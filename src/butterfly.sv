==> flow/design.v <==
module butterfly #(
    parameter 
    I = 1,
    F = 15
) (
    input i_clk,
    input i_rst,
    input i_en,
    input signed [0:1] [15:0] i_i_even,  
    input signed [0:1] [15:0] i_i_odd,  
    input signed [0:1] [15:0] i_i_twi,  
    output logic signed [0:1] [15:0] o_o_top,  
    output logic signed [0:1] [15:0] o_o_btm  
);
logic signed [15:0] i_even [0:1];
logic signed [15:0] i_odd [0:1];
logic signed [15:0] i_twi [0:1];
always_comb begin
    for (int j=0; j<2; j++) begin
        i_even[j] = i_i_even[j];
        i_odd[j] = i_i_odd[j];
        i_twi[j] = i_i_twi[j];
    end
end
logic signed [15:0] o_top [0:1];
logic signed [15:0] o_btm [0:1];
assign o_o_top = {o_top[0], o_top[1]};
assign o_o_btm = {o_btm[0], o_btm[1]};
wire signed [15:0] twi_odd [0:1];
logic signed [15:0] shift_even_re [0:2];
logic signed [15:0] shift_even_im [0:2];
wire signed [0:1] [15:0] twi_packed_net;
complex_multiplier_16 #(.I(I), .F(F)) twiddler (
    .i_clk(i_clk),
    .i_rst(i_rst),
    .i_en(i_en),
    .i_i_data1(i_i_odd),
    .i_i_data2(i_i_twi),
    .o_o_product(twi_packed_net)
);
assign twi_odd[0] = twi_packed_net[0];
assign twi_odd[1] = twi_packed_net[1];
always_ff @(posedge i_clk) begin
    if (i_rst) begin
        for (int i=0; i<3; i++) begin
            shift_even_re[i] <= 0;
            shift_even_im[i] <= 0;
        end
        o_top[0] <= 0;
        o_top[1] <= 0;
        o_btm[0] <= 0;
        o_btm[1] <= 0;
    end
    else if (i_en) begin
        shift_even_re[0] <= i_even[0];
        shift_even_im[0] <= i_even[1];
        for (int i=1; i<3; i++) begin
            shift_even_re[i] <= shift_even_re[i-1];
            shift_even_im[i] <= shift_even_im[i-1];
        end
        o_top[0] <= (shift_even_re[2] + twi_odd[0] + 16'sd1) >>> 1;
        o_btm[0] <= (shift_even_re[2] - twi_odd[0] + 16'sd1) >>> 1;
        o_top[1] <= (shift_even_im[2] + twi_odd[1] + 16'sd1) >>> 1;
        o_btm[1] <= (shift_even_im[2] - twi_odd[1] + 16'sd1) >>> 1;
    end
end
endmodule
module complex_multiplier_16 #(
    parameter I = 1,
    parameter F = 15
) (
    input i_clk,
    input i_rst,
    input i_en,
    input signed [0:1] [15:0] i_i_data1,
    input signed [0:1] [15:0] i_i_data2,
    output logic signed [0:1] [15:0] o_o_product
);
logic signed [15:0] i_data1 [0:1];
logic signed [15:0] i_data2 [0:1];
always_comb begin
    for (int j=0; j<2; j++) begin
        i_data1[j] = i_i_data1[j];
        i_data2[j] = i_i_data2[j];
    end
end
logic signed [15:0] o_product [0:1];
assign o_o_product[0] = o_product[0];
assign o_o_product[1] = o_product[1];
logic signed [31:0] prod1;
logic signed [31:0] prod2;
logic signed [31:0] prod3;
logic signed [31:0] prod4;
logic signed [31:0] prod1_rnd = 0;
logic signed [31:0] prod2_rnd = 0;
logic signed [31:0] prod3_rnd = 0;
logic signed [31:0] prod4_rnd = 0;
wire signed [15:0] prod1_trnc = prod1_rnd[31-I:F];
wire signed [15:0] prod2_trnc = prod2_rnd[31-I:F];
wire signed [15:0] prod3_trnc = prod3_rnd[31-I:F];
wire signed [15:0] prod4_trnc = prod4_rnd[31-I:F];
always_ff @(posedge i_clk) begin
    if (i_rst) begin
        prod1 <= 0;
        prod2 <= 0;
        prod3 <= 0;
        prod4 <= 0;
        prod1_rnd <= 0;
        prod2_rnd <= 0;
        prod3_rnd <= 0;
        prod4_rnd <= 0;
        o_product[0] <= 0;
        o_product[1] <= 0;
    end
    else if (i_en) begin
        prod1 <= i_data1[0] * i_data2[0];  
        prod2 <= i_data1[0] * i_data2[1];  
        prod3 <= i_data1[1] * i_data2[0];  
        prod4 <= i_data1[1] * i_data2[1];  
        prod1_rnd <= (prod1 + (1<<(F-1)));
        prod2_rnd <= (prod2 + (1<<(F-1)));
        prod3_rnd <= (prod3 + (1<<(F-1)));
        prod4_rnd <= (prod4 + (1<<(F-1)));
        o_product[0] <= prod1_trnc - prod4_trnc;  
        o_product[1] <= prod2_trnc + prod3_trnc;  
    end
end
endmodule
## Tool chain data of butterfly

What the tools print for butterfly, step after step.
Line numbers count from 1 in the design file above.
Cell names lack the library's common part.
A cell with -- has no value.

| design | value |
|---|---|
| top | butterfly |
| clock input | i_clk |
| library | sky130hd |
| library corner | tt_025C_1v80 |

## Word level

Source: Yosys, flattened and elaborated. Widths are those after wreduce; folded enables and synchronous resets count as part of the registers. Registers that Yosys merges into a memory's read port (data or address) are not register bits. Print and check cells do not count. Equal cells are merged and count once.

| word-level totals | value |
|---|---|
| register bits after elaboration | 436 |
| word-level cells | 38 |
| input port bits | 99 |
| output and inout bits | 64 |

| cells by class | value |
|---|---|
| add/sub/neg operators | 14 |
| multipliers | 4 |

Operator list:

| kind | number |
|---|---|
| multiplier 16 x 16 -> 31 bit | 4 |
| adder 31 x 16 -> 31 bit (second input constant) | 4 |
| adder 16 x 2 -> 16 bit (second input constant) | 4 |
| adder 16 bit | 3 |
| subtractor 16 bit | 3 |

## Depth

Longest topological path by Yosys (ltp), each cell counted once; first at word level (registers and memories cut), then after technology mapping (sequential cells cut; the memories' decode and read muxes count).

| logic depth | value |
|---|---|
| depth after elaboration | 2 |
| ABC_AREA | 0 |
| mapped depth | 24 |
| gate-level depth less buffers | 23 |

## Netlist

The flow's flattened synthesis, as Yosys stat reports it; memories are mapped. The netlist is that of the ABC_AREA named above (0 if unset); the other value can give another one.

| mapped netlist | value |
|---|---|
| sequential part of the area | 6406.1 um2 |
| synthesis area | 52794.4 um2 |
| buffers | 283 |
| cell count | 5818 |
| flip-flop cells | 320 |

Cells by type:

| cell type | number | area in all (um2) |
|---|---|---|
| fa_1 | 1026 | 2.05E+04 |
| dfxtp_1 | 320 | 6.41E+03 |
| ha_1 | 426 | 5.33E+03 |
| inv_1 | 1197 | 4.49E+03 |
| and2_1 | 467 | 2.92E+03 |
| nand2_1 | 600 | 2252.16 |
| mux2i_1 | 155 | 1.55E+03 |
| nor2_1 | 382 | 1.43E+03 |
| xnor2_1 | 160 | 1.4E+03 |
| clkbuf_1 | 260 | 975.936 |
| a211oi_1 | 105 | 788.256 |
| xor2_1 | 86 | 753.222 |
| a21oi_1 | 115 | 575.552 |
| o21ai_0 | 88 | 440.422 |
| nand3_1 | 52 | 260.25 |
| a21o_1 | 33 | 247.738 |
| nand2b_1 | 35 | 218.96 |
| and3_1 | 31 | 193.936 |

Not listed: further types 50, cells in them 280.
The figures by module come from a second, unflattened synthesis with its own total; it is not the netlist above.

| unflattened totals | value |
|---|---|
| cell total of the unflattened synthesis | 5883 |
| area total of the unflattened synthesis | 53238.6 um2 |

Rows give one instance, submodules left out.

By module:

| module | instances | sequential area (um2) | cells | area (um2) |
|---|---|---|---|---|
| complex_multiplier_16 | 1 | 3283.1 | 4921 | 44599.0 |
| butterfly | 1 | 3123.0 | 962 | 8639.5 |

## Path before layout

Path of least setup slack by OpenSTA after synthesis, without wires, with an ideal clock, recovery checks aside; 20% of the period is set as input and as output delay. Where synthesis merged equal registers, the netlist keeps one of their names.

| timing path post-synthesis | value |
|---|---|
| path type | input port to flip-flop |
| start | input i_i_odd |
| end | register twiddler.prod1[29] |
| driving pins on the path | 23 |
| data required time | 15583 ps |
| path delay | 5906 ps |
| arrival time | 8929 ps |
| setup time | 117 ps |
| clock period | 15700 ps |
| time at the first pin | 3140 ps |
| buffers on the path | 2 |
| setup slack | 6654 ps |
| input delay | 3140 ps |
| period reached after synthesis | 9046 ps |

"path delay" = arrival - input delay + setup time.
"driving pins on the path": output pins that drive a net of the path, with the launching flip-flop's if there is one; two outputs of one cell count as two.
"period reached after synthesis" = period - worst setup slack (recovery checks aside). The figure is calculated, with input and output delays left at 20% of the set period.
Where an end lacks its bit number, it is one bit of the signal, or one of the new flip-flops if synthesis recoded a state register.
Between the ends stands the longest chain of elaborated cells between them, by number of cells; it is not shown to be the way that was timed. Of several equally long chains one is given.
A line is the first line of the expression or statement that the cell stems from. Yosys adds cells for indexed reads and writes and turns some case tables into memories.

| between the ends, post-synthesis | value |
|---|---|
| cells stage by stage | clkbuf_1 clkbuf_1 nand2_1 inv_1 fa_1 inv_1 fa_1 inv_1 fa_1 fa_1 fa_1 inv_1 fa_1 inv_1 ha_1 a21o_1 a21o_1 nor3_1 and3_1 or3_4 a21boi_2 or3_1 a32o_1 |
| cells in the longest elaborated chain | 1 |
| elaborated cells between the ends (all ways) | 1 |
| RTL lines with such cells | 1 |
| classes of those cells | 1 x mul |

Ends and longest elaborated chain, post-synthesis:

| item | line | text |
|---|---|---|
| start, declared | 10 | `input signed [0:1] [15:0] i_i_odd,` |
| multiplier 16 x 16 -> 31 bit | 116 | `prod1 <= i_data1[0] * i_data2[0];` |
| end, assigned | 104 | `prod1 <= 0;` |
| end, assigned | 116 |  |
| end, declared | 90 | `logic signed [31:0] prod1;` |

## Timing after layout

Path of least setup slack in the final report of run 1 (OpenROAD, finished layout, wires in). Where an end is a register, its clock arrival counts in the times.
The report prints the path's times to 10 ps; the period is as set.

| timing path post-layout | value |
|---|---|
| path type | input port to flip-flop |
| start | input i_i_twi |
| end | register twiddler.prod1[30] |
| setup slack | -900 ps |
| driving pins on the path | 23 |
| setup time | 90 ps |
| input delay | 1110 ps |
| buffers on the path | 3 |
| clock period | 5560 ps |
| time at the first pin | 1110 ps |
| arrival time | 6900 ps |
| data required time | 6000 ps |

Where an end lacks its bit number, it is one bit of the signal, or one of the new flip-flops if synthesis recoded a state register.
Between the ends stands the longest chain of elaborated cells between them, by number of cells; it is not shown to be the way that was timed. Of several equally long chains one is given.

| between the ends, post-layout | value |
|---|---|
| cells stage by stage | buf_12 clkbuf_16 clkbuf_16 nand2_4 fa_1 fa_1 fa_1 inv_1 fa_1 fa_1 inv_1 fa_1 inv_2 ha_4 a21o_1 a21oi_2 o211ai_1 nand2_1 and3_4 or3_4 a31o_4 xnor2_1 a211oi_1 |
| cells in the longest elaborated chain | 1 |
| elaborated cells between the ends (all ways) | 1 |
| RTL lines with such cells | 1 |
| classes of those cells | 1 x mul |

Ends and longest elaborated chain, post-layout:

| item | line | text |
|---|---|---|
| start, declared | 11 | `input signed [0:1] [15:0] i_i_twi,` |
| multiplier 16 x 16 -> 31 bit | 116 | `prod1 <= i_data1[0] * i_data2[0];` |
| end, assigned | 104 | `prod1 <= 0;` |
| end, assigned | 116 |  |
| end, declared | 90 | `logic signed [31:0] prod1;` |

Subject: butterfly on sky130hd, stored results

Hello all,

Measured data: module butterfly, platform sky130hd, 2 stored runs of the flow under differing settings, order arbitrary. Input and output delays are each 20% of the period that was set; the output load is 0.01 pF.
By "reached clock period" is meant the clock period of the run minus its worst setup slack. This is arithmetic on one report: input and output delays are still those of the set period (20% each).
"worst path time" means the part of the period allowed to the worst setup path (the constraints hold back 20% at inputs and 20% at outputs) less its slack; where the path has registers, the arrival times of their clocks count too.
"worst path time" is given in steps of 10 ps.
Among the settings, n/a means not set for that run.

| name | run 1 | run 2 |
|---|---|---|
| period_ns | 5.56 | 4.63 |
| CORE_UTILIZATION | 32 | 29 |
| SETUP_SLACK_MARGIN | 1.59 | 1.15 |
| PLACE_DENSITY_LB_ADDON | 0.21 | n/a |
| CELL_PAD_IN_SITES_DETAIL_PLACEMENT | 0 | n/a |
| TNS_END_PERCENT | 35 | n/a |
| GPL_TIMING_DRIVEN | 0 | 0 |
| CTS_CLUSTER_DIAMETER | 311 | n/a |
| CAP_MARGIN | 35 | 20 |
| SLEW_MARGIN | 40 | 20 |
| CORE_MARGIN | 2 | 2 |
| PLACE_DENSITY | n/a | 0.91 |
| HOLD_SLACK_MARGIN | n/a | -0.05 |
| CORE_ASPECT_RATIO | n/a | 1.22 |
| CTS_CLUSTER_SIZE | n/a | 34 |
| MAX_ROUTING_LAYER | n/a | met4 |
| Yosys chip area after synthesis (um2) | 52794.4 | 52794.4 |
| post-layout utilization | 0.396 | 0.372 |
| standard-cell area after layout (um2) | 65103.7 | 67133.1 |
| total negative slack (ps) | -44172 | -119451 |
| overall die area (um2) | 168248.0 | 185495.0 |
| worst-case hold slack (ps) | 479 | 465 |
| reached clock period (ps) | 6461 | 6998 |
| setup slack of the worst path (ps) | -901 | -2368 |
| worst path time (ps) | 5350 | 6070 |
| type of the worst setup path | input port to flip-flop | input port to flip-flop |

Thanks
