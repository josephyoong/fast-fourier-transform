==> flow/design.v <==
module grapher (
    input i_clk_24MHz,
    input i_rst,
    input i_en,
    input signed [15:0] i_rd_data0,
    input signed [15:0] i_rd_data1,
    output logic [8:0] o_rd_addr,
    output logic o_rd_en,
    output o_led,
    output o_hs,
    output o_vs,
    output o_g0
);
logic r_red = 0;
logic r_green = 0;
logic r_blue = 0;
logic draw;
logic [24:0] led_counter = 25'b0;
wire active_video;
wire [9:0] x_pos;
wire [8:0] y_pos;
logic [9:0] r_x_pos [0:1];
logic [8:0] r_y_pos [0:1];
logic [8:0] x_pos_graph;
logic [8:0] y_pos_graph;
logic [8:0] r_y_pos_graph;
logic [8:0] r_x_pos_graph;
wire hs;
wire vs;
logic [1:0] r_hs;
logic [1:0] r_vs;
always_ff @(posedge i_clk_24MHz) begin
    led_counter <= led_counter + 1;
end
assign o_led = led_counter[24];
hvsync_gen grapher_hvsync_gen (
    .i_clk(i_clk_24MHz),
    .o_hsync(hs),
    .o_vsync(vs),
    .o_active_video(active_video),
    .o_x_pos(x_pos),
    .o_y_pos(y_pos)
);
always_ff @(posedge i_clk_24MHz) begin
    if (i_rst) begin
        r_hs[0] <= 0;
        r_vs[0] <= 0;
        r_hs[1] <= 0;
        r_vs[1] <= 0;
        r_x_pos[0] <= 0;
        r_y_pos[0] <= 0;
        r_x_pos[1] <= 0;
        r_y_pos[1] <= 0;
    end
    else if (i_en) begin
        r_hs[0] <= hs;
        r_vs[0] <= vs;
        r_hs[1] <= r_hs[0];
        r_vs[1] <= r_vs[0];
        r_x_pos[0] <= x_pos;
        r_y_pos[0] <= y_pos;
        r_x_pos[1] <= r_x_pos[0];
        r_y_pos[1] <= r_y_pos[0];
    end
end
assign o_hs = r_hs[1];
assign o_vs = r_vs[1];
localparam X_START_GRAPH = 50;
localparam GRAPH_WIDTH = 512;
localparam X_END_GRAPH = X_START_GRAPH + GRAPH_WIDTH;
localparam Y_START_GRAPH = 100;
localparam GRAPH_HEIGHT = 256;
localparam Y_END_GRAPH = Y_START_GRAPH + GRAPH_HEIGHT;
logic active_graph;
logic r_active_graph;
always_comb begin
    if ((active_video) && 
        (x_pos >= X_START_GRAPH) && (x_pos < X_END_GRAPH) &&
        (y_pos >= Y_START_GRAPH) && (y_pos < Y_END_GRAPH)) begin
        active_graph = 1;
        o_rd_en = 1;
        x_pos_graph = x_pos - X_START_GRAPH;
        y_pos_graph = y_pos - Y_START_GRAPH;
        for (int i=0; i<9; i++) begin
                o_rd_addr[i] = x_pos_graph[8-i];
        end
    end
    else begin
        active_graph = 0;
        o_rd_en = 0;
        x_pos_graph = 0;
        y_pos_graph = 0;
        o_rd_addr = 0;
    end
end
always_ff @(posedge i_clk_24MHz) begin
    if (i_rst) begin
        r_y_pos_graph <= 0;
        r_x_pos_graph <= 0;
        r_active_graph <= 0;
    end
    else if (i_en) begin
        r_y_pos_graph <= y_pos_graph;
        r_x_pos_graph <= x_pos_graph;
        r_active_graph <= active_graph;
    end
end
logic [15:0] abs_rd_data [0:1];
logic [16:0] sum_abs_rd_data;
logic [8:0] scaled_abs_rd_data;
wire [1:0] i_rd_data15_0;
wire [1:0] i_rd_data15_1;
assign i_rd_data15_0 = i_rd_data0[15];
assign i_rd_data15_1 = i_rd_data1[15];
always_comb begin
    if (i_rd_data15_0) begin  
        abs_rd_data[0] = -i_rd_data0;
    end
    else begin
        abs_rd_data[0] = i_rd_data0;
    end
    if (i_rd_data15_1) begin  
        abs_rd_data[1] = -i_rd_data1;
    end
    else begin
        abs_rd_data[1] = i_rd_data1;
    end
    sum_abs_rd_data = abs_rd_data[0] + abs_rd_data[1];
    scaled_abs_rd_data = sum_abs_rd_data >> 6;  
end
always_comb begin
    if (r_active_graph) begin
        if ((r_y_pos_graph == 9'd255) ||
            (r_x_pos_graph == 9'd0) ||
            (r_y_pos_graph >= (GRAPH_HEIGHT - scaled_abs_rd_data))) begin
            draw = 1;
        end
        else begin
            draw = 0;
        end
    end
    else begin
        draw = 0;
    end
end
always_ff @(posedge i_clk_24MHz) begin
    if (i_rst) begin
        r_green <=0;
        r_red <= 0;
        r_blue <= 0;
    end
    else if (i_en) begin
        r_green <= draw;
    end
end
assign o_g0 = r_green;
endmodule
module hvsync_gen (
    input i_clk,
    output logic o_hsync,
    output logic o_vsync,
    output o_active_video,
    output [9:0] o_x_pos,
    output [8:0] o_y_pos 
);
logic [9:0] h_counter = 10'd0;
logic [9:0] v_counter = 10'd0;
always_ff @(posedge i_clk) begin
    if (h_counter == 10'd799) begin
        h_counter <= 10'd0;
        if (v_counter == 10'd524) begin
            v_counter <= 10'd0;
        end
        else begin
            v_counter <= v_counter + 1;
        end
    end
    else begin
        h_counter <= h_counter + 1;
    end
end
always_ff @(posedge i_clk) begin
    o_hsync = ~((h_counter >= 656) && (h_counter <= 751));
    o_vsync = ~((v_counter >= 490) && (v_counter <= 491));
end
assign o_active_video = (h_counter < 640) && (v_counter < 480);
assign o_x_pos = o_active_video ? h_counter : 10'd0;
assign o_y_pos = o_active_video ? v_counter[8:0] : 9'd0;
endmodule
---- From RTL to reports: grapher ----
What the tools print for grapher, step after step.
Line numbers count from 1 in the design file above.
Operators: Yosys type, input widths -> output width; for muxes data width and select width s.
Not given: n/a
inputs
  design top .............................. grapher
  clock ................................... i_clk_24MHz
  cell library ............................ sky130hd
  corner .................................. tt_025C_1v80

---- After elaboration ----
Yosys after proc, flatten, opt, wreduce and memory -nomap, before mapping. Enables and synchronous resets that opt folds into registers are not counted as muxes. Print and check cells are not counted. Equal cells are merged and count once.
storage and ports
  word-level cells ........................ 66
  flip-flop bits (word level) ............. 71
  input port bits ......................... 35
cells by class
  magnitude comparators ................... 11
  equality and inequality tests ........... 3
  bitwise operators ....................... 2
  reductions and logical operators ........ 10
  add/sub/neg operators ................... 9
  multiplexer cells ....................... 18
operators by type and width
  kind                   count
  $ge 9x32->1            1
  $neg 15->15            2
  $mux 15                2
  $mux 9                 3
  $add 25x1->25 const B  1
  $add 10x1->10 const B  2
  $lt 10x10->1 const B   2
  $eq 10x10->1 const B   2
  $add 15x15->15         1
  $mux 1                 12
  $ge 10x10->1 const B   1
  $le 10x10->1 const B   1
  $ge 10x6->1 const B    1
  $ge 10x9->1 const B    1
  $le 10x9->1 const B    1
  $lt 10x9->1 const B    1
  $sub 9x9->10 const A   1
  $mux 10                1
  $sub 9x6->9 const B    1
  $sub 9x7->9 const B    1
  $ge 9x7->1 const B     1
  $eq 9x8->1 const B     1
  $lt 9x9->1 const B     1
  $logic_not 9->1        1
  $logic_and 1x1->1      7
  $logic_or 1x1->1       2
  $not 1->1              2

---- Longest topological paths ----
Yosys ltp: most cells in a row. Word level: on the elaborated netlist, between registers, memories and ports. Mapped: between sequential cells and ports; inverters and the memories' decode and read muxes count.
depth
  word-level depth ........................ 9
  ABC_AREA ................................ 1
  mapped depth ............................ 29
  mapped depth without buffers ............ 29

---- Synthesis result ----
Source: synth_stat.txt of the flow (Yosys; design flattened, memories mapped). It holds for the ABC_AREA given above (unset counts as 0); a run with the other value may have another netlist.
Totals and module areas in this step are rounded.
mapped netlist
  flip-flops .............................. 71
  sequential part of the area ............. 1520 µm²
  cell count .............................. 760
  chip area (Yosys) ....................... 5230 µm²
cell types
  cell type                  count
  sky130_fd_sc_hd__dfxtp_1   61
  sky130_fd_sc_hd__nand2_1   163
  sky130_fd_sc_hd__xor2_1    61
  sky130_fd_sc_hd__ha_1      33
  sky130_fd_sc_hd__inv_1     106
  sky130_fd_sc_hd__edfxtp_1  10
  sky130_fd_sc_hd__nor2_1    78
  sky130_fd_sc_hd__nand3_1   58
  sky130_fd_sc_hd__a21oi_1   37
  sky130_fd_sc_hd__o21ai_0   28
  sky130_fd_sc_hd__xnor2_1   11
  sky130_fd_sc_hd__a21oi_2   10
  sky130_fd_sc_hd__nor3_1    17
  sky130_fd_sc_hd__nand4_1   12
  sky130_fd_sc_hd__inv_2     15
  sky130_fd_sc_hd__nand2_2   9
  sky130_fd_sc_hd__nor4_1    8
  sky130_fd_sc_hd__nor2_2    6
Other cell types: 21; their cells: 37.

---- Worst setup path after synthesis ----
OpenSTA on the mapped netlist: ideal clock, no wires. The path of least setup slack (recovery checks aside). Input and output delay are each 20% of the period. Register names are those of the netlist, which keeps one name where synthesis merged equal registers.
path post-synthesis
  path kind ............................... input-to-reg
  start ................................... in i_rd_data1[3]
  end ..................................... reg r_green
  period .................................. 7.21 ns
  arrival time ............................ 4.595 ns
  slack ................................... 2.545 ns
  driving pins on the path ................ 29
  data required time ...................... 7.140 ns
  launch time at the first pin ............ 1.442 ns
  external input delay .................... 1.442 ns
  delay of the path ....................... 3.223 ns
  synthesis period reached ................ 4.665 ns
"delay of the path" is the arrival time less input delay plus setup time.
"driving pins on the path": output pins that drive a net of the path, with the launching flip-flop's if there is one; two outputs of one cell count as two.
"synthesis period reached" is the clock period less the worst setup slack; recovery checks do not enter. This is arithmetic on one report: input and output delays are still those of the set period (20% each).
Between the ends stands the longest chain of elaborated cells between them, by number of cells; it is not shown to be the way that was timed. Of several equally long chains one is given.
A line is the first line of the expression or statement that the cell stems from. Yosys adds cells for indexed reads and writes and turns some case tables into memories.
between the ends, post-synthesis
  cells stage by stage .................... sky130_fd_sc_hd__nor2_1 > sky130_fd_sc_hd__nand2_1 > sky130_fd_sc_hd__nor3_1 > sky130_fd_sc_hd__inv_1 > sky130_fd_sc_hd__nor3_1 > sky130_fd_sc_hd__nand2_1 > sky130_fd_sc_hd__a21oi_1 > sky130_fd_sc_hd__a21oi_1 > sky130_fd_sc_hd__xor2_1 > sky130_fd_sc_hd__ha_1 > sky130_fd_sc_hd__nand2_1 > sky130_fd_sc_hd__inv_1 > sky130_fd_sc_hd__nand2_1 > sky130_fd_sc_hd__nand2_1 > sky130_fd_sc_hd__a21oi_1 > sky130_fd_sc_hd__nand2_1 > sky130_fd_sc_hd__nand2_1 > sky130_fd_sc_hd__nand2_1 > sky130_fd_sc_hd__nor2_1 > sky130_fd_sc_hd__nand2_1 > sky130_fd_sc_hd__nand3_1 > sky130_fd_sc_hd__nand2_1 > sky130_fd_sc_hd__ha_1 > sky130_fd_sc_hd__nand4_1 > sky130_fd_sc_hd__o221ai_1 > sky130_fd_sc_hd__nand3_1 > sky130_fd_sc_hd__nand4_1 > sky130_fd_sc_hd__nand2_1 > sky130_fd_sc_hd__a21oi_1
  cells in the longest elaborated chain ... 8
ends and longest elaborated chain, post-synthesis
  element           RTL line  text
  from (decl)       6         input signed [15:0] i_rd_data1,
  $neg 15->15       123       abs_rd_data[1] = -i_rd_data1;
  $mux 15           122       if (i_rd_data15_1) begin
  $add 15x15->15    128       sum_abs_rd_data = abs_rd_data[0] + abs_rd_data[1];
  $sub 9x9->10      135       (r_y_pos_graph >= (GRAPH_HEIGHT - scaled_abs_rd_data))) begin
  $ge 9x32->1       135
  $logic_or 1x1->1  133       if ((r_y_pos_graph == 9'd255) ||
  $mux 1            133
  $mux 1            132       if (r_active_graph) begin
  to (assign)       148       r_green <=0;
  to (assign)       153       r_green <= draw;
  to (decl)         15        logic r_green = 0;

---- Path in the finished layout ----
Path of least setup slack in the final report of record 1 (OpenROAD, finished layout, wires in). Where an end is a register, its clock arrival counts in the times.
path post-layout
  path kind ............................... input-to-reg
  start ................................... in i_rd_data0[2]
  end ..................................... reg r_green
  external input delay .................... 1.62 ns
  arrival time ............................ 5.80 ns
  data required time ...................... 8.37 ns
  period .................................. 8.1 ns
  slack ................................... 2.57 ns
  launch time at the first pin ............ 1.62 ns
  driving pins on the path ................ 28
Between the ends stands the longest chain of elaborated cells between them, by number of cells; it is not shown to be the way that was timed. Of several equally long chains one is given.
between the ends, post-layout
  cells stage by stage .................... sky130_fd_sc_hd__clkdlybuf4s50_1 > sky130_fd_sc_hd__nor4_1 > sky130_fd_sc_hd__inv_1 > sky130_fd_sc_hd__nor3_1 > sky130_fd_sc_hd__nand2_1 > sky130_fd_sc_hd__a21oi_1 > sky130_fd_sc_hd__a21oi_1 > sky130_fd_sc_hd__xor2_1 > sky130_fd_sc_hd__ha_1 > sky130_fd_sc_hd__nand2_1 > sky130_fd_sc_hd__inv_1 > sky130_fd_sc_hd__nand2_1 > sky130_fd_sc_hd__nand2_1 > sky130_fd_sc_hd__a21oi_1 > sky130_fd_sc_hd__nand2_1 > sky130_fd_sc_hd__nand2_1 > sky130_fd_sc_hd__nand2_1 > sky130_fd_sc_hd__nor2_1 > sky130_fd_sc_hd__nand2_1 > sky130_fd_sc_hd__nand3_1 > sky130_fd_sc_hd__nand2_1 > sky130_fd_sc_hd__ha_1 > sky130_fd_sc_hd__nand4_1 > sky130_fd_sc_hd__o221ai_1 > sky130_fd_sc_hd__nand3_1 > sky130_fd_sc_hd__nand4_1 > sky130_fd_sc_hd__nand2_1 > sky130_fd_sc_hd__a21oi_1
  cells in the longest elaborated chain ... 8
ends and longest elaborated chain, post-layout
  element           RTL line  text
  from (decl)       5         input signed [15:0] i_rd_data0,
  $neg 15->15       117       abs_rd_data[0] = -i_rd_data0;
  $mux 15           116       if (i_rd_data15_0) begin
  $add 15x15->15    128       sum_abs_rd_data = abs_rd_data[0] + abs_rd_data[1];
  $sub 9x9->10      135       (r_y_pos_graph >= (GRAPH_HEIGHT - scaled_abs_rd_data))) begin
  $ge 9x32->1       135
  $logic_or 1x1->1  133       if ((r_y_pos_graph == 9'd255) ||
  $mux 1            133
  $mux 1            132       if (r_active_graph) begin
  to (assign)       148       r_green <=0;
  to (assign)       153       r_green <= draw;
  to (decl)         15        logic r_green = 0;

Wiki page: grapher / flow data

Measured results for grapher: 2 stored runs of the Yosys and OpenROAD flow on sky130hd. The settings differ; the order carries no meaning. The constraints put input and output delay at 20% of the set period each and load the outputs with 0.01 pF.
By "clock period achieved" is meant the clock period of the run minus its worst setup slack. This is arithmetic on one report: input and output delays are still those of the set period (20% each).
Measured values are rounded.

======== record 1 ========
==> flow/run.sh <==
#!/bin/bash
# the make line also repeats the synthesis and layout settings of config.mk as NAME=value (left out here)
make -C /OpenROAD-flow-scripts/flow DESIGN_CONFIG=/design/flow/config.mk WORK_HOME=/design/flow/orfs CLKGATE_MAP_FILE= finish
==> flow/config.mk <==
export PLATFORM = sky130hd
export DESIGN_NAME = grapher
export DESIGN_NICKNAME = grapher
export VERILOG_FILES = /design/flow/design.v
export SDC_FILE = /design/flow/constraint.sdc
export NUM_CORES = 4
export LEC_CHECK = 0
export ABC_AREA = 1
export CAP_MARGIN = 30
export CELL_PAD_IN_SITES_DETAIL_PLACEMENT = 0
export CORE_MARGIN = 2
export CORE_UTILIZATION = 62
export CTS_CLUSTER_SIZE = 99
export MAX_ROUTING_LAYER = met5
export PLACE_DENSITY = 0.51
export SETUP_SLACK_MARGIN = 0.91
export SLEW_MARGIN = 20
==> flow/constraint.sdc <==
create_clock -name core_clock -period 8.1 [get_ports {i_clk_24MHz}]
set_input_delay 1.6200 -clock core_clock [delete_from_list [all_inputs] [get_ports {i_clk_24MHz}]]
set_output_delay 1.6200 -clock core_clock [all_outputs]
set_load 0.01 [all_outputs]

-------- measured, record 1 --------
  clock period achieved ................... 5.533 ns
  synthesized cell area ................... 5230 µm²
  std-cell area (final layout) ............ 5990 µm²
  area of the die ......................... 9180 µm²
  worst hold slack in the final report .... 0.405 ns
  setup slack of the worst path ........... 2.57 ns
  post-layout utilization ................. 73.3%

======== record 2 ========
==> flow/run.sh <==
#!/bin/bash
# the make line also repeats the synthesis and layout settings of config.mk as NAME=value (left out here)
make -C /OpenROAD-flow-scripts/flow DESIGN_CONFIG=/design/flow/config.mk WORK_HOME=/design/flow/orfs CLKGATE_MAP_FILE= finish
==> flow/config.mk <==
export PLATFORM = sky130hd
export DESIGN_NAME = grapher
export DESIGN_NICKNAME = grapher
export VERILOG_FILES = /design/flow/design.v
export SDC_FILE = /design/flow/constraint.sdc
export NUM_CORES = 4
export LEC_CHECK = 0
export CAP_MARGIN = 20
export CORE_MARGIN = 2
export CORE_UTILIZATION = 40
export SLEW_MARGIN = 20
==> flow/constraint.sdc <==
create_clock -name core_clock -period 5.81 [get_ports {i_clk_24MHz}]
set_input_delay 1.1620 -clock core_clock [delete_from_list [all_inputs] [get_ports {i_clk_24MHz}]]
set_output_delay 1.1620 -clock core_clock [all_outputs]
set_load 0.01 [all_outputs]

-------- measured, record 2 --------
  clock period achieved ................... 5.350 ns
  synthesized cell area ................... 4880 µm²
  std-cell area (final layout) ............ 5850 µm²
  area of the die ......................... 13100 µm²
  worst hold slack in the final report .... 0.423 ns
  setup slack of the worst path ........... 0.460 ns
  post-layout utilization ................. 48.9%
