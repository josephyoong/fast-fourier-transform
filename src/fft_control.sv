==> flow/design.v <==
module address_generator  (
    input i_en,
    input [3:0] i_stage,
    input [8:0] i_pair,
    output logic [0:4] [8:0] o_o_rd_addr,
    output logic [4:0] o_rd_en,
    output logic [0:3] [8:0] o_o_wr_addr,
    output logic [3:0] o_wr_en,
    output o_top_even,
    output o_read_from_mem1,
    output o_even_segment
);
logic [8:0] o_rd_addr [0:4];
logic [8:0] o_wr_addr [0:3];
assign o_o_rd_addr[0] = o_rd_addr[0];
assign o_o_rd_addr[1] = o_rd_addr[1];
assign o_o_rd_addr[2] = o_rd_addr[2];
assign o_o_rd_addr[3] = o_rd_addr[3];
assign o_o_rd_addr[4] = o_rd_addr[4];
assign o_o_wr_addr[0] = o_wr_addr[0];
assign o_o_wr_addr[1] = o_wr_addr[1];
assign o_o_wr_addr[2] = o_wr_addr[2];
assign o_o_wr_addr[3] = o_wr_addr[3];
logic [8:0] twi_addr;
logic [8:0] even_addr;
logic [8:0] odd_addr;
logic [8:0] top_addr;
logic [8:0] btm_addr;
logic top_to_a;
logic [8:0] segment_count;
logic even_segment;
logic [9:0] dif;
logic [8:0] segment2_count;
wire even_stage;
wire read_mem1;
wire write_mem2;
assign even_stage = ~i_stage[0];
assign read_mem1 = even_stage;
assign write_mem2 = even_stage;
assign even_segment = ~segment_count[0];
wire even_segment2;
assign even_segment2 = (i_stage == 4'd9) ? 1'b1 : ~segment2_count[0];
assign top_to_a = ~segment2_count[0];
logic [3:0] shift_val;
always_comb begin
    if (i_en) begin
        o_rd_en[0] = 1'b1;  
        o_rd_en[1] = read_mem1;  
        o_rd_en[2] = read_mem1;  
        o_rd_en[3] = ~read_mem1;  
        o_rd_en[4] = ~read_mem1;  
        o_wr_en[0] = ~write_mem2;  
        o_wr_en[1] = ~write_mem2;  
        o_wr_en[2] = write_mem2;  
        o_wr_en[3] = write_mem2;  
    end
    else begin
        o_rd_en[0] = 0;  
        o_rd_en[1] = 0;  
        o_rd_en[2] = 0;  
        o_rd_en[3] = 0;  
        o_rd_en[4] = 0;  
        o_wr_en[0] = 0;  
        o_wr_en[1] = 0;  
        o_wr_en[2] = 0;  
        o_wr_en[3] = 0;  
    end
        dif = 10'd512 >> i_stage;  
        segment_count = i_pair >> (9 - i_stage);  
        if (even_segment) begin  
            even_addr = i_pair;  
            odd_addr = i_pair + dif;  
            o_rd_addr[1] = even_addr;  
            o_rd_addr[2] = odd_addr;  
            o_rd_addr[3] = even_addr;  
            o_rd_addr[4] = odd_addr;  
        end
        else begin  
            even_addr = i_pair - dif;  
            odd_addr = i_pair;  
            o_rd_addr[1] = odd_addr;  
            o_rd_addr[2] = even_addr;  
            o_rd_addr[3] = odd_addr;  
            o_rd_addr[4] = even_addr;  
        end
        for (int i=0; i<9; i++) begin
            twi_addr[8-i] = segment_count[i];
        end
        o_rd_addr[0] = twi_addr;
        top_addr = i_pair;
        btm_addr = i_pair;
        if (i_stage == 4'd9) begin
        end
        else begin
            segment2_count = i_pair >> (8 - i_stage);  
        end
        shift_val = (i_stage < 9) ? (8 - i_stage) : 0;
        segment2_count = i_pair >> shift_val;
        if (even_segment2) begin
            o_wr_addr[0] = top_addr;  
            o_wr_addr[1] = btm_addr;  
            o_wr_addr[2] = top_addr;  
            o_wr_addr[3] = btm_addr;  
        end
        else begin
            o_wr_addr[0] = btm_addr;  
            o_wr_addr[1] = top_addr;  
            o_wr_addr[2] = btm_addr;  
            o_wr_addr[3] = top_addr;  
        end
end
assign o_top_even = even_segment2;
assign o_read_from_mem1 = read_mem1;
assign o_even_segment = even_segment;
endmodule
module control (
    input i_clk,
    input i_rst,
    input i_en,
    input i_start,
    input i_done,
    output [4:0] o_rd_en,
    output [0:4] [8:0] o_o_rd_addr,
    output o_read_from_mem1,
    output o_even_segment,
    output o_top_even,
    output [3:0] o_wr_en,
    output [0:3] [8:0] o_o_wr_addr,
    output o_final_pair,
    output logic o_active
);
logic en_counter = 0;
logic [3:0] counter_stage = 4'd0;
logic [8:0] counter_pair = 9'd0;
wire start;
wire done;
assign start = ~o_active & i_start;
assign done = o_active & i_done;
always_ff @(posedge i_clk) begin
    if (i_rst) begin
        o_active <= 0;
        en_counter <= 0;
    end
    else if (i_en) begin
        if (start) begin
            o_active <= 1;
            en_counter <= 1;
        end
        if (done || (counter_stage == 4'd9 && counter_pair == 9'd511)) begin
            o_active <= 0;
            en_counter <= 0;
        end
    end
end
always_ff @(posedge i_clk) begin
    if (i_rst) begin
        counter_stage <= 4'd0;
        counter_pair <= 9'd0;
    end
    else if (i_en) begin
        if (start) begin
            counter_stage <= 4'd0;
            counter_pair  <= 9'd0;
        end
        else if (en_counter) begin
            if (counter_pair == 9'd511) begin
                counter_pair <= 9'd0;
                if (counter_stage == 4'd9) begin
                    counter_stage <= 4'd0;
                end
                else begin
                    counter_stage <= counter_stage + 1;
                end
            end
            else begin
                counter_pair <= counter_pair + 1;
            end
        end
    end
end
address_generator control_address_generator (
    .i_stage(counter_stage),
    .i_pair(counter_pair),
    .i_en(en_counter),
    .o_o_rd_addr(o_o_rd_addr),
    .o_rd_en(o_rd_en),
    .o_o_wr_addr(o_o_wr_addr),
    .o_wr_en(o_wr_en),
    .o_top_even(o_top_even),
    .o_read_from_mem1(o_read_from_mem1),
    .o_even_segment(o_even_segment)
);
assign o_final_pair = en_counter && (counter_stage == 4'd9) && (counter_pair == 9'd511);
endmodule
== Tool chain data of control ==
What the tools print for control, step after step.
Lines are those of the file above, counted from 1.
Library cell names are shortened.
The mark - stands for no value.

* Top module: control
* Clock: i_clk
* Standard-cell library: sky130hd
* Library corner: tt_025C_1v80

== Word level ==
Yosys after proc, flatten, opt, wreduce and memory -nomap, before mapping. Print and check cells are not counted.

* Elaborated cells: 47
* Memories kept: 0
* Bits in registers: 15
* Latch bits: 0
* Clocked read ports x word width: 0
* Output and inout port bits: 95
* Input bits: 5
* Memory bits (read-only): 0
* RAM bits: 0

* Div/mod/pow operators: 0
* Order comparisons: 1
* Equality and inequality tests: 2
* Multiplexer cells: 15
* Shift operators: 3
* Multipliers: 0
* Bitwise operators: 6
* Reduce/logical cells: 10
* Add/sub/neg operators: 6

{| class="wikitable"
|+ Operators with widths
! cell !! number
|-
| 2-to-1 mux 9 bit || 4
|-
| >> shifter 9 x 32 -> 9 bit || 1
|-
| 2-to-1 mux 4 bit || 5
|-
| >> shifter 10 x 4 -> 9 bit with constant A || 1
|-
| adder 9 x 1 -> 9 bit with constant B || 1
|-
| >> shifter 9 x 4 -> 1 bit || 1
|-
| adder 9 bit || 1
|-
| subtractor 9 bit || 1
|-
| == test 9 bit with constant B || 1
|-
| nonzero test 2 bit || 3
|-
| 2-to-1 mux 1 bit || 6
|-
| subtractor 4 x 4 -> 5 bit with constant A || 1
|-
| inverter 1 bit || 4
|-
| AND reduction 2 bit || 2
|-
| adder 4 x 1 -> 4 bit with constant B || 1
|-
| subtractor 4 bit with constant A || 1
|-
| less-than comparator 4 bit with constant B || 1
|-
| == test 4 bit with constant B || 1
|-
| logical AND 1 bit || 3
|-
| AND reduction 3 bit || 1
|-
| AND 1 bit || 2
|-
| logical OR 1 bit || 1
|}

== Depth ==
Yosys ltp: most cells in a row. Word level: on the elaborated netlist, between registers, memories and ports. Mapped: between sequential cells and ports; inverters and the memories' decode and read muxes count.

* Depth after elaboration: 5
* ABC_AREA: 0
* Depth in mapped cells: 19

== Synthesis result ==
The flow's flattened synthesis, as Yosys stat reports it; memories are mapped. The netlist is that of the ABC_AREA named above (0 if unset); the other value can give another one.
Totals and module areas in this step are rounded.

{| class="wikitable"
|+ Cells by type
! type !! number !! area in all (sq um)
|-
| buf_4 || 61 || 457.939
|-
| dfxtp_1 || 15 || 300.288
|-
| ha_1 || 22 || 275.264
|-
| nand2_1 || 26 || 97.594
|-
| nor2_1 || 25 || 93.84
|-
| mux2i_1 || 9 || 90.086
|-
| xnor2_1 || 10 || 87.584
|-
| xor2_1 || 8 || 70.067
|-
| nor2b_1 || 10 || 62.56
|-
| inv_1 || 16 || 60.058
|-
| a21oi_1 || 11 || 55.053
|-
| nor3_1 || 11 || 55.053
|-
| o21ai_0 || 10 || 50.048
|-
| nand3_1 || 8 || 40.038
|-
| buf_2 || 7 || 35.034
|-
| or3_1 || 5 || 31.28
|-
| a32o_1 || 3 || 30.029
|-
| o21a_1 || 4 || 30.029
|}

Not listed: further types 41, cells in them 70.

* Mapped area: 2,499 sq um
* Mapped cells: 331
* Buffer cells: 75
* Sequential part of the area: 300.3 sq um
* Flip-flops: 15

By module: a second synthesis without flattening, with its own total; a netlist apart from the flattened one above.

* Cells (unflattened synthesis): 334
* Area (unflattened synthesis): 2,591 sq um

Each row is one instance without its submodules.

{| class="wikitable"
|+ Modules
! module !! seq. area (sq um) !! area (sq um) !! times used !! cells
|-
| address_generator || 0.0 || 1,815 || 1 || 249
|-
| control || 300.3 || 775.7 || 1 || 85
|}

== Timing after synthesis ==
OpenSTA on the mapped netlist: ideal clock, no wires. The path of least setup slack (recovery checks aside). Input and output delay are each 20% of the period. Register names are those of the netlist, which keeps one name where synthesis merged equal registers.

* Path type: register to output
* From: register counter_stage[1]
* To: output port o_o_rd_addr
* Path buffers: 3
* Path delay: 3.947 ns
* Period: 4.8 ns
* Slack: -0.107 ns
* Stages: 18
* Required time: 3.840 ns
* Arrival: 3.947 ns
* Output delay: 0.960 ns
* Synthesis period reached: 4.907 ns

"path delay" = arrival - input delay + setup time.
A path that ends at an output port has no setup time.
"stages" counts driving pins, that of a launching flip-flop among them; a cell with two outputs on the path counts twice.
"synthesis period reached" is the clock period less the worst setup slack; recovery checks do not enter. This is arithmetic on one report: input and output delays are still those of the set period (20% each).
An end named without its bit number is one bit of that signal or, where synthesis recoded a state register, one of its new flip-flops.
The rows between start and end are the longest chain of elaborated cells between them; the timing report does not say that the signal goes this way. Where chains are equally long, one stands for them.
A line is the first line of the expression or statement that the cell stems from. Yosys adds cells for indexed reads and writes and turns some case tables into memories.
At most two assigning lines are given for a register; there are more.

* Cell sequence: dfxtp_1 buf_2 inv_1 ha_1 ha_1 nor3_1 a32oi_1 o2bb2ai_2 buf_6 or2_2 o311ai_1 ha_1 and2_1 o21ai_0 nand2_1 o41ai_1 xnor3_1 buf_4
* Cells in the longest elaborated chain: 3

{| class="wikitable"
|+ RTL lines, path after synthesis
! item !! RTL line !! text
|-
| start, declared || 133 || <nowiki>logic [3:0] counter_stage = 4'd0;</nowiki>
|-
| start, assigned || 157 || <nowiki>counter_stage <= 4'd0;</nowiki>
|-
| start, assigned || 172 || <nowiki>counter_stage <= counter_stage + 1;</nowiki>
|-
| >> shifter 10 x 4 -> 9 bit || 68 || <nowiki>dif = 10'd512 >> i_stage;</nowiki>
|-
| adder 9 bit || 72 || <nowiki>odd_addr = i_pair + dif;</nowiki>
|-
| 2-to-1 mux 9 bit || 70 || <nowiki>if (even_segment) begin</nowiki>
|-
| end, declared || 123 || <nowiki>output [0:4] [8:0] o_o_rd_addr,</nowiki>
|}

Data sheet: physical implementation of control

Settings of 2 stored flow runs for module control (sky130hd), not sorted in any way. The constraints put input and output delay at 20% of the set period each and load the outputs with 0.01 pF.

=== Run 1 ===
{| class="wikitable"
! Setting !! Value
|-
| period_ns || 5.95
|-
| CORE_UTILIZATION || 51
|-
| SETUP_SLACK_MARGIN || 1.26
|-
| CELL_PAD_IN_SITES_GLOBAL_PLACEMENT || 2
|-
| CELL_PAD_IN_SITES_DETAIL_PLACEMENT || 2
|-
| CTS_CLUSTER_SIZE || 51
|-
| MIN_ROUTING_LAYER || met1
|-
| CAP_MARGIN || 20
|-
| CORE_MARGIN || 2
|-
| SLEW_MARGIN || 20
|}
No final report: placement broke off with GPL-0301.

=== Run 2 ===
{| class="wikitable"
! Setting !! Value
|-
| period_ns || 3.4
|-
| CORE_UTILIZATION || 63
|-
| PLACE_DENSITY_LB_ADDON || 0.28
|-
| CORE_ASPECT_RATIO || 0.97
|-
| CORE_MARGIN || 5
|-
| CELL_PAD_IN_SITES_GLOBAL_PLACEMENT || 1
|-
| CELL_PAD_IN_SITES_DETAIL_PLACEMENT || 0
|-
| GPL_ROUTABILITY_DRIVEN || 0
|-
| MIN_ROUTING_LAYER || met2
|-
| MAX_ROUTING_LAYER || met5
|-
| CAP_MARGIN || 20
|-
| SLEW_MARGIN || 20
|}
No final report: placement broke off with FLW-0024.
